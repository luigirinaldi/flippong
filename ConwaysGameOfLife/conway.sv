==> flow/design.v <==
module conway(
    input   logic           rst,
    input   logic           clk,
    input   logic           load,
    input   logic  [255:0]  data,
    output  logic  [255:0]  q 
); 
    logic [255:0] state, next_state;
    assign q = state;
    logic [15:0] counter;
    integer i;
    always_ff @(posedge clk) begin 
        if(load)
            state <= data;
        else
            state <= next_state;
    end
    integer row, col;
    logic [2:0] accum;
    logic [3:0] top_index, bottom_index, left_index, right_index;
    always_comb begin
        for (row = 0; row < 16; row = row + 1) begin
            top_index = row + 1'b1; 
            bottom_index = row - 1'b1;
            for (col = 0; col < 16; col = col + 1) begin
                left_index = col + 1'b1;
                right_index = col - 1'b1;
                accum = 3'b0;               
                accum = state[top_index * 16 + left_index] +
                        state[top_index * 16 + right_index] +
                        state[top_index * 16 + col] +
                        state[bottom_index * 16 + left_index] +
                        state[bottom_index * 16 + right_index] +
                        state[bottom_index * 16 + col] +
                        state[row * 16 + left_index] +
                        state[row * 16 + right_index];
                case (accum)
                    3'd2: next_state[row * 16 + col] = state[row * 16 + col];
                    3'd3: next_state[row * 16 + col] = 1'b1;
                    default: next_state[row * 16 + col] = 1'b0;
                endcase
            end
        end
    end
endmodule
== Tool chain data of conway ==
The steps from the RTL of conway to its reports follow in flow order.
Line numbers count from 1 in the design file above.
Operators carry their Yosys type and port widths (W data, S select, Z words).
Library cell names are shortened.
Not given: --
Inputs
  top: conway
  clock: clk
  standard-cell library: sky130hd
  library corner: tt_025C_1v80

== After elaboration ==
Counts by Yosys on the flattened word-level netlist (proc, flatten, opt, wreduce; memories kept). Register bits leave out memories and registers merged into their read ports (data or address). Print and check cells are left out. Cells with the same type and inputs are merged into one.
Cells by class
  $add $sub $neg: 1792
  equality and inequality tests: 768
  muxes and demuxes: 257
Operator list (number)
  $add A3 B1 Y3: 1280
  $eq A3 B2 Y1 const B: 512
  $add A2 B1 Y3: 256
  $add A1 B1 Y2: 256
  $ne A2 B2 Y1 const B: 256
  $pmux W1 S2: 256
  $mux W256: 1
Bit counts
  register bits after elaboration: 256
  output and inout bits: 256

== Longest topological paths ==
Longest topological path by Yosys (ltp), each cell counted once; first at word level (registers and memories cut), then after technology mapping (sequential cells cut; the memories' decode and read muxes count).
Logic depth
  depth in word-level cells: 10
  ABC_AREA: 0
  gate-level depth with buffers: 10
  gate-level depth less buffers: 10

== Netlist ==
Source: synth_stat.txt of the flow (Yosys; design flattened, memories mapped). It holds for the ABC_AREA given above (unset counts as 0); a run with the other value may have another netlist.
Mapped netlist
  cells in the netlist: 4675
  chip area (Yosys): 49207.2 um^2
  sequential area: 7687.4 um^2
  flip-flops: 256
  buffer cells: 85
Cell types (number)
  fa_1: 1023
  edfxtp_1: 256
  inv_1: 1775
  ha_1: 512
  xnor2_1: 256
  o41ai_1: 250
  or4_1: 256
  nand2_1: 256
  buf_6: 28
  clkbuf_1: 33
  buf_2: 24
  o41ai_2: 6

== Timing after synthesis ==
OpenSTA on the mapped netlist: ideal clock, no wires. The path of least setup slack (recovery checks aside). Input and output delay are each 20% of the period. Register names are those of the netlist, which keeps one name where synthesis merged equal registers.
Path post-synthesis
  kind: register to register
  start: reg state[0]
  end: reg state[255]
  clock period: 3.4 ns
  setup time: 0.261 ns
  arrival: 3.344 ns
  required time: 3.139 ns
  path slack: -0.204 ns
  delay of the path: 3.605 ns
  driving pins on the path: 10
  path buffers: 0
  synthesis period reached: 3.604 ns
"delay of the path" is the arrival time less input delay plus setup time.
"driving pins on the path": output pins that drive a net of the path, with the launching flip-flop's if there is one; two outputs of one cell count as two.
"synthesis period reached" is the clock period less the worst setup slack; recovery checks do not enter. This is arithmetic on one report: input and output delays are still those of the set period (20% each).
The rows between start and end are the longest chain of elaborated cells between them; the timing report does not say that the signal goes this way. Where chains are equally long, one stands for them.
Each line given opens the expression or statement behind the cell; cells for indexed reads and writes are added by Yosys, which also makes memories of some case tables.
The path ends at the enable pin of a flip-flop; only ways to that pin are counted.
Between the ends, post-synthesis
  path through: edfxtp_1 -> inv_1 -> fa_1 -> fa_1 -> fa_1 -> inv_1 -> ha_1 -> inv_1 -> fa_1 -> or4_1
  cells in the longest elaborated chain: 9
RTL lines, path post-synthesis
  start: declaration: RTL line 8  | logic [255:0] state, next_state;
  start: assignment: RTL line 14  | state <= data;
  start: assignment: RTL line 16  | state <= next_state;
  $add A1 B1 Y2: RTL line 29  | accum = state[top_index * 16 + left_index] +
  $add A2 B1 Y3: RTL line 29
  $add A3 B1 Y3 x5: RTL line 29
  $eq A3 B2 Y1: RTL line 37  | case (accum)
  $ne A2 B2 Y1
  end: assignment: RTL line 14
  end: assignment: RTL line 16
  end: declaration: RTL line 8

== Path in the finished layout ==
Path of least setup slack in the final report of run 2 (OpenROAD, finished layout, wires in). Where an end is a register, its clock arrival counts in the times.
Path after layout
  kind: register to register
  start: reg state[145]
  end: reg state[144]
  clock period: 4.05 ns
  setup time: 0.26 ns
  arrival: 4.11 ns
  required time: 4.40 ns
  path slack: 0.29 ns
  driving pins on the path: 10
  path buffers: 0
The rows between start and end are the longest chain of elaborated cells between them; the timing report does not say that the signal goes this way. Where chains are equally long, one stands for them.
The path ends at the enable pin of a flip-flop; only ways to that pin are counted.
Between the ends, after layout
  path through: edfxtp_1 -> fa_1 -> inv_1 -> fa_1 -> fa_1 -> inv_1 -> ha_1 -> inv_1 -> fa_1 -> or4_1
  cells in the longest elaborated chain: 4
RTL lines, path after layout
  start: declaration: RTL line 8  | logic [255:0] state, next_state;
  start: assignment: RTL line 14  | state <= data;
  start: assignment: RTL line 16  | state <= next_state;
  $add A3 B1 Y3 x2: RTL line 29  | accum = state[top_index * 16 + left_index] +
  $eq A3 B2 Y1: RTL line 37  | case (accum)
  $ne A2 B2 Y1
  end: assignment: RTL line 14
  end: assignment: RTL line 16
  end: declaration: RTL line 8

Add stored flow runs of conway

Flow measurements of conway on sky130hd: 2 stored runs with different settings, listed in no order. Input and output delays are each 20% of the period that was set; the output load is 0.01 pF.
"achieved clock period" is the run's clock period less its worst setup slack. It is reckoned from that one timing run; input and output delays stay at 20% of the period that was set.
"worst setup path time" = time allowed to the worst setup path (clock period - input delay - output delay, where it has them) - its slack; a late launch clock adds to it, a late capture clock takes from it.
[run 1] settings: period_ns=5.08, CORE_UTILIZATION=63, SETUP_SLACK_MARGIN=0.1, PLACE_DENSITY_LB_ADDON=0.16, CORE_MARGIN=4, CELL_PAD_IN_SITES_GLOBAL_PLACEMENT=0, CELL_PAD_IN_SITES_DETAIL_PLACEMENT=1, TNS_END_PERCENT=35, GPL_TIMING_DRIVEN=1, GPL_ROUTABILITY_DRIVEN=1, CAP_MARGIN=5, SLEW_MARGIN=10, MAX_ROUTING_LAYER=met4
[run 1] result: did not finish, routing stopped with GRT-0232
[run 2] settings: period_ns=4.05, SETUP_SLACK_MARGIN=-0.2, CAP_MARGIN=20, CORE_MARGIN=2, CORE_UTILIZATION=40, SLEW_MARGIN=20
[run 2] result: chip area after synthesis (Yosys) 49207.2 um^2, die area 125840.0 um^2, standard-cell area of the final layout 57865.5 um^2, worst setup slack after layout 0.286 ns, total negative slack 0.000 ns, worst hold slack 0.854 ns, achieved clock period 3.764 ns, worst setup path time 3.76 ns, worst setup path kind register to register
